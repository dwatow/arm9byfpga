==> flow/design.v <==
module rxtx(clk, rst, 
           rx,                    rx_vld, rx_data,  
			  tx_vld, tx_data,       tx, txrdy         
			  );
input        clk, rst;
input        rx, tx_vld;
input  [7:0] tx_data;
output       rx_vld, tx;
output       txrdy;
output [7:0] rx_data;
wire rxx;               Rxx        U1(clk, rst, rx, rxx);
wire rx_dly;            RxDly      U2(clk, rst, rxx, rx_dly);
wire rx_change;         RxChange   U3(rxx, rx_dly, rx_change);
wire [11:0] rx_cnt;     RxCnt      U4(clk, rst, rx_change, rx_cnt);
wire rx_en;             RxEn       U5(rx_cnt, rx_en);
wire [3:0] data_cnt;
wire data_vld;          DataVld    U6(clk, rst, rxx, rx_en, data_cnt, data_vld);
                        DataCnt    U7(clk, rst, data_vld, rx_en, data_cnt);
wire [7:0] rx_data;     RxData     U8(clk, rst, data_vld, rx_en, data_cnt, rxx, rx_data);
wire rx_vld;            RxVld      U9(clk, rst, data_vld, rx_en, data_cnt, rx_vld);
wire [7:0] tx_rdy_data; TxRdyData  U10(clk, rst, txrdy, tx_vld, tx_data, tx_rdy_data);
wire [3:0] tran_cnt;
wire tran_vld;          TranVld    U11(clk, rst, rx_en, tx_vld, tran_cnt, tran_vld);
                        TranCnt    U12(clk, rst, tran_vld, rx_en, tran_cnt);
wire tx;                TxD        U13(clk, rst, rx_en, tran_vld, tran_cnt, tx_rdy_data, tx);
                        TxRdy      U14(tran_vld, txrdy);
endmodule
module Rxx(clk, rst, rx, rxx);
input clk, rst, rx;
output rxx;
reg rx1, rx2, rx3, rxx;
always @ (posedge clk, posedge rst)
if (rst)
begin
   rx1 <= 1'b0;
	rx2 <= 1'b0;
	rx3 <= 1'b0;
	rxx <= 1'b0;
end
else
begin
	rx1 <= rx;
	rx2 <= rx1;
	rx3 <= rx2;
	rxx <= rx3;
end
endmodule
module RxDly(clk, rst, rxx, rx_dly);
input clk, rst, rxx;
output rx_dly;
reg rx_dly;
always @ (posedge clk, posedge rst)
if (rst)
   rx_dly <= 1'b0;
else
	rx_dly <= rxx;
endmodule
module RxChange(rxx, rx_dly, rx_change);
input rxx, rx_dly;
output rx_change;
assign rx_change = (rxx != rx_dly);
endmodule
module RxCnt(clk, rst, rx_change, rx_cnt);
input clk, rst, rx_change;
output [11:0] rx_cnt;
reg    [11:0] rx_cnt;
always @ (posedge clk, posedge rst)
if (rst)
	rx_cnt <= 12'd0;
else
begin
	if (rx_change | (rx_cnt == 12'd2603) )   
		rx_cnt <= 12'd0;
	else
		rx_cnt <= rx_cnt + 12'd1;
end
endmodule
module RxEn(rx_cnt, rx_en);
input [11:0] rx_cnt;
output rx_en;
assign rx_en = (rx_cnt == 12'd1301)? 1'b1: 1'b0;
endmodule
module DataVld(clk, rst, rxx, rx_en, data_cnt, data_vld);
input clk, rst, rxx, rx_en;
input [3:0] data_cnt;
output data_vld;
reg data_vld;
always @ (posedge clk, posedge rst)
if (rst)
	data_vld <= 1'b0;
else if (rx_en & ~data_vld & ~rxx)
	data_vld <= 1'b1;
else if (rx_en &  data_vld & (data_cnt == 4'h9) )
	data_vld <= 1'b0;
else;
endmodule
module DataCnt(clk, rst, data_vld, rx_en, data_cnt);
input clk, rst, data_vld, rx_en;
output [3:0] data_cnt;
reg [3:0] data_cnt;
always @ (posedge clk, posedge rst)
if (rst)
    data_cnt <= 4'h0;
else if (data_vld)
    if (rx_en)
	     data_cnt <= data_cnt + 4'h1;
    else;
else
	 data_cnt <= 4'h0;
endmodule
module RxData(clk, rst, data_vld, rx_en, data_cnt, rxx, rx_data);
input clk, rst, data_vld, rx_en, rxx;
input [3:0] data_cnt;
output [7:0] rx_data;
reg [7:0] rx_data;
always @ (posedge clk, posedge rst)
if (rst)
    rx_data <= 7'b0;
else if (data_vld & rx_en & ~data_cnt[3])
    rx_data <= {rxx, rx_data[7:1]};	 
else;
endmodule
module RxVld(clk, rst, data_vld, rx_en, data_cnt, rx_vld);
input clk, rst, data_vld, rx_en;
input [3:0] data_cnt;
output rx_vld;
reg rx_vld;   
always @ (posedge clk, posedge rst)
if (rst)
    rx_vld <= 1'b0;
else
	 rx_vld <= data_vld & rx_en & ( data_cnt == 4'h9 );
endmodule
module TxRdyData(clk, rst, txrdy, tx_vld, tx_data, tx_rdy_data);
input clk, rst, txrdy, tx_vld;
input [7:0] tx_data;
output [7:0] tx_rdy_data;
reg [7:0] tx_rdy_data;
always @ (posedge clk, posedge rst)
if ( rst )
    tx_rdy_data <= 8'd0;
else if (tx_vld & txrdy)
    tx_rdy_data <= tx_data;
else;
endmodule
module TranVld(clk, rst, rx_en, tx_vld, tran_cnt, tran_vld);
input clk, rst, rx_en, tx_vld;
input [3:0] tran_cnt;
output tran_vld;
reg tran_vld;
always @ (posedge clk, posedge rst)
if (rst)
    tran_vld <= 1'b0;
else if (tx_vld)
    tran_vld <= 1'b1;
else if (tran_vld & rx_en & (tran_cnt == 4'd10) )
	 tran_vld <= 1'b0;
else;
endmodule
module TranCnt(clk, rst, tran_vld, rx_en, tran_cnt);
input clk, rst, tran_vld, rx_en;
output [3:0] tran_cnt;
reg [3:0] tran_cnt;
always @ (posedge clk, posedge rst)
if (rst)
    tran_cnt <= 4'd0;
else if ( tran_vld )
    if ( rx_en )
	     tran_cnt <= tran_cnt + 1'd1;
	 else;
else
    tran_cnt <= 4'd0;
endmodule
module TxD(clk, rst, rx_en, tran_vld, tran_cnt, tx_rdy_data, tx);
input clk, rst, rx_en, tran_vld;
input [7:0] tx_rdy_data;
input [3:0] tran_cnt;
output tx;
reg tx;
always @ (posedge clk, posedge rst)
if (rst)
    tx <= 1'd1;
else if (tran_vld)
    if (rx_en)
	     case ( tran_cnt )
		  4'd0  : tx <= 1'b0;
		  4'd1  : tx <= tx_rdy_data[0];
		  4'd2  : tx <= tx_rdy_data[1];
		  4'd3  : tx <= tx_rdy_data[2];
		  4'd4  : tx <= tx_rdy_data[3];
		  4'd5  : tx <= tx_rdy_data[4];
		  4'd6  : tx <= tx_rdy_data[5];
		  4'd7  : tx <= tx_rdy_data[6];
		  4'd8  : tx <= tx_rdy_data[7];
		  4'd9  : tx <= ^tx_rdy_data;
		  4'd10 : tx <= 1'd1;
		  default: tx <= 1'd1;
		  endcase
    else;
else
    tx <= 1'd1;
endmodule
module TxRdy(tran_vld, txrdy);
input tran_vld;
output txrdy;
assign txrdy = ~tran_vld;
endmodule
==> Tool chain data of rxtx <==
What the tools print for rxtx, step after step.
Lines are those of the file above, counted from 1.
Operators carry their Yosys type and port widths (W data, S select, Z words).
Library cell names are shortened.
{ "design": {"top_module": "rxtx", "clock_port": "clk", "lib": "sky130hd", "corner": "tt_025C_1v80"} }

==> After elaboration <==
Counts by Yosys on the flattened word-level netlist (proc, flatten, opt, wreduce; memories kept). Register bits leave out memories and registers merged into their read ports (data or address). Print and check cells are left out. Cells with the same type and inputs are merged into one.
{ "word_totals": {"memories": 0, "elab_cells": 63, "ram_bits": 0, "out_inout_bits": 11, "clocked_rd_ports_x_width": 0, "inputBits": 12, "latchBits": 0, "ff_bits": 45, "romBits": 0} }
{ "classes": {"div_mod_pow": 0, "n_logic": 13, "n_cmp": 0, "shift": 0, "n_mux": 13, "addsub": 3, "equal": 16, "reduce_and_logical": 4, "n_mul": 0} }
{ "op_table": {"columns": ["op", "n"], "rows": [
  ["$eq A4 B3 Y1 const B", 4],
  ["$eq A4 B4 Y1 const B", 4],
  ["$mux W4", 4],
  ["$add A12 B1 Y12 const B", 1],
  ["$eq A12 B11 Y1 const B", 1],
  ["$eq A12 B12 Y1 const B", 1],
  ["$mux W12", 1],
  ["$pmux W1 S10", 1],
  ["$and A1 B1 Y1", 8],
  ["$add A4 B1 Y4 const B", 2],
  ["$eq A4 B2 Y1 const B", 2],
  ["$reduce_xor A8 Y1", 1],
  ["$mux W1", 7],
  ["$not A1 Y1", 4],
  ["$ne A2 B2 Y1 const B", 2],
  ["$reduce_bool A2 Y1", 2],
  ["$eq A4 B1 Y1 const B", 1],
  ["$logic_not A4 Y1", 1],
  ["$ne A1 B1 Y1", 1],
  ["$or A1 B1 Y1", 1]
]} }

==> Longest topological paths <==
Yosys ltp: most cells in a row. Word level: on the elaborated netlist, between registers, memories and ports. Mapped: between sequential cells and ports; inverters and the memories' decode and read muxes count.
{ "logic_depth": {"depth_word": 6, "abc_area": 0, "mapped_depth": 8, "ltp_nobuf": 7} }

==> Netlist <==
Source: synth_stat.txt of the flow (Yosys; design flattened, memories mapped). It holds for the ABC_AREA given above (unset counts as 0); a run with the other value may have another netlist.
{ "by_type": {"columns": ["cell_type", "n"], "rows": [
  ["dfrtp_1", 44],
  ["mux2_2", 17],
  ["xnor2_1", 13],
  ["ha_1", 9],
  ["xor2_1", 9],
  ["nor2_1", 18],
  ["nand4_1", 9],
  ["nand2_1", 12],
  ["inv_1", 9],
  ["a21oi_1", 6],
  ["o21ai_0", 6],
  ["dfstp_2", 1],
  ["and2_1", 4],
  ["nor4b_4", 1],
  ["nand3b_4", 1],
  ["nor4_1", 3],
  ["and4_1", 2],
  ["nand3_1", 3]
]} }
Not listed: further types 19, cells in them 24.
{ "mapped": {"buffers": 6, "mapped_cells": 191, "ff_cells": 45, "sequential_area_um2": 1127.3, "synth_area_um2": 2174.6} }
By module: a second synthesis without flattening, with its own total; a netlist apart from the flattened one above.
{ "hier_totals": {"cells_unflattened": 189, "hier_area_um2": 2159.6} }
Each row is one instance without its submodules.
{ "modules": {"columns": ["mod", "mod_seq_area_um2", "instances", "cells", "mod_area_um2"], "rows": [
  ["RxCnt", 300.3, 1, 62, 604.3],
  ["RxData", 200.2, 1, 18, 314.1],
  ["TxRdyData", 200.2, 1, 18, 300.3],
  ["TxD", 26.3, 1, 26, 209.0],
  ["DataCnt", 100.1, 1, 18, 195.2],
  ["TranCnt", 100.1, 1, 18, 195.2],
  ["Rxx", 100.1, 1, 5, 103.8],
  ["DataVld", 25.0, 1, 6, 58.8],
  ["TranVld", 25.0, 1, 6, 51.3],
  ["RxVld", 25.0, 1, 4, 45.0],
  ["RxEn", 0.0, 1, 4, 41.3],
  ["RxDly", 25.0, 1, 2, 28.8],
  ["RxChange", 0.0, 1, 1, 8.8],
  ["TxRdy", 0.0, 1, 1, 3.8],
  ["rxtx", 0.0, 1, 0, 0.0]
]} }

==> Path before layout <==
OpenSTA on the mapped netlist: ideal clock, no wires. The path of least setup slack (recovery checks aside). Input and output delay are each 20% of the period. Register names are those of the netlist, which keeps one name where synthesis merged equal registers.
{ "synth_timing": {"kind": "reg2reg", "startpoint": "reg U4.rx_cnt[1]", "endpoint": "reg U8.rx_data[0]", "path_stages": 8, "path_buffers": 1, "setup_time_ns": 0.125, "path_delay_ns": 1.646, "launch_ns": 0.000, "clock_period_ns": 2.04, "arrival_time_ns": 1.521, "setup_slack_ns": 0.394, "period_less_setup_slack_ns": 1.646} }
"path_delay_ns" = arrival - input delay + setup time.
"path_stages": output pins that drive a net of the path, with the launching flip-flop's if there is one; two outputs of one cell count as two.
"period_less_setup_slack_ns" is the clock period less the worst setup slack; recovery checks do not enter. This is arithmetic on one report: input and output delays are still those of the set period (20% each).
The rows between start and end are the longest chain of elaborated cells between them; the timing report does not say that the signal goes this way. Where chains are equally long, one stands for them.
A line is the first line of the expression or statement that the cell stems from. Yosys adds cells for indexed reads and writes and turns some case tables into memories.
At most two assigning lines are given for a register; there are more.
{ "synth_between": {"path_cell_list": "dfrtp_1 > inv_1 > ha_1 > nor4b_4 > and4_1 > buf_6 > nand3b_4 > mux2_2", "elab_chain_cells": 4} }
{ "synth_lines": {"columns": ["item", "line_no", "rtl"], "rows": [
  ["start, declared", 65, "output [11:0] rx_cnt;"],
  ["start, assigned", 69, "rx_cnt <= 12'd0;"],
  ["start, assigned", 75, "rx_cnt <= rx_cnt + 12'd1;"],
  ["$eq A12 B11 Y1", 81, "assign rx_en = (rx_cnt == 12'd1301)? 1'b1: 1'b0;"],
  ["$mux W1", 81, null],
  ["$and A1 B1 Y1 x2", 119, "else if (data_vld & rx_en & ~data_cnt[3])"],
  ["end, assigned", 118, "rx_data <= 7'b0;"],
  ["end, assigned", 120, "rx_data <= {rxx, rx_data[7:1]};"],
  ["end, declared", 114, "output [7:0] rx_data;"]
]} }

==> Timing after layout <==
Path of least setup slack in the final report of run 1 (OpenROAD, finished layout, wires in). Where an end is a register, its clock arrival counts in the times.
{ "layout_timing": {"kind": "reg2reg", "startpoint": "reg U4.rx_cnt[1]", "endpoint": "reg U12.tran_cnt[3]", "arrival_time_ns": 2.11, "launch_ns": 0.29, "clock_period_ns": 1.15, "path_buffers": 2, "path_stages": 10, "setup_slack_ns": -0.77, "setup_time_ns": 0.11} }
The rows between start and end are the longest chain of elaborated cells between them; the timing report does not say that the signal goes this way. Where chains are equally long, one stands for them.
At most two assigning lines are given for a register; there are more.
{ "layout_between": {"path_cell_list": "dfrtp_1 > inv_1 > ha_2 > nor4b_4 > and4_1 > buf_6 > buf_6 > nand4_1 > xor2_1 > nor2_1", "elab_chain_cells": 4} }
{ "layout_lines": {"columns": ["item", "line_no", "rtl"], "rows": [
  ["start, declared", 65, "output [11:0] rx_cnt;"],
  ["start, assigned", 69, "rx_cnt <= 12'd0;"],
  ["start, assigned", 75, "rx_cnt <= rx_cnt + 12'd1;"],
  ["$eq A12 B11 Y1", 81, "assign rx_en = (rx_cnt == 12'd1301)? 1'b1: 1'b0;"],
  ["$mux W1", 81, null],
  ["$mux W4", 168, "if ( rx_en )"],
  ["$mux W4", 167, "else if ( tran_vld )"],
  ["end, assigned", 166, "tran_cnt <= 4'd0;"],
  ["end, assigned", 169, "tran_cnt <= tran_cnt + 1'd1;"],
  ["end, declared", 162, "output [3:0] tran_cnt;"]
]} }

FLOW RESULTS
============

Below are 2 stored runs of the flow (Yosys, OpenROAD; platform sky130hd) on rxtx, each with its settings and what was measured, unordered. Constraints: input delay and output delay 20% of the set period each, output load 0.01 pF.
"worst_path_ns": the worst setup path's part of the clock period (all of it between registers, 20% less for each end at a port) less its slack. A launch clock that arrives late makes it longer, a capture clock that arrives late makes it shorter.
[
  {
    "run": "run 1",
    "settings": { "period_ns": 1.15, "CORE_UTILIZATION": 49, "SETUP_SLACK_MARGIN": -0.1, "PLACE_DENSITY_LB_ADDON": 0.19, "CORE_MARGIN": 4, "CELL_PAD_IN_SITES_GLOBAL_PLACEMENT": 2, "CELL_PAD_IN_SITES_DETAIL_PLACEMENT": 1, "GPL_TIMING_DRIVEN": 0, "GPL_ROUTABILITY_DRIVEN": 1, "CTS_CLUSTER_DIAMETER": 390, "SLEW_MARGIN": 30, "CAP_MARGIN": 20 },
    "results": { "dieArea_um2": 5567.4, "synth_area_um2": 2174.6, "final_setup_tns_ns": -19.249, "worst_path_ns": 1.92, "worst_path_kind": "reg2reg", "util_pct": 70.7, "worst_setup_slack_ns": -0.772 }
  },
  {
    "run": "run 2",
    "settings": { "period_ns": 1.31, "CAP_MARGIN": 20, "CORE_MARGIN": 2, "CORE_UTILIZATION": 40, "SLEW_MARGIN": 20 },
    "results": { "synth_area_um2": 2174.6, "util_pct": 58.4, "final_setup_tns_ns": -8.733, "worst_setup_slack_ns": -0.351, "dieArea_um2": 6041.9, "worst_path_ns": 1.66, "worst_path_kind": "reg2reg" }
  }
]
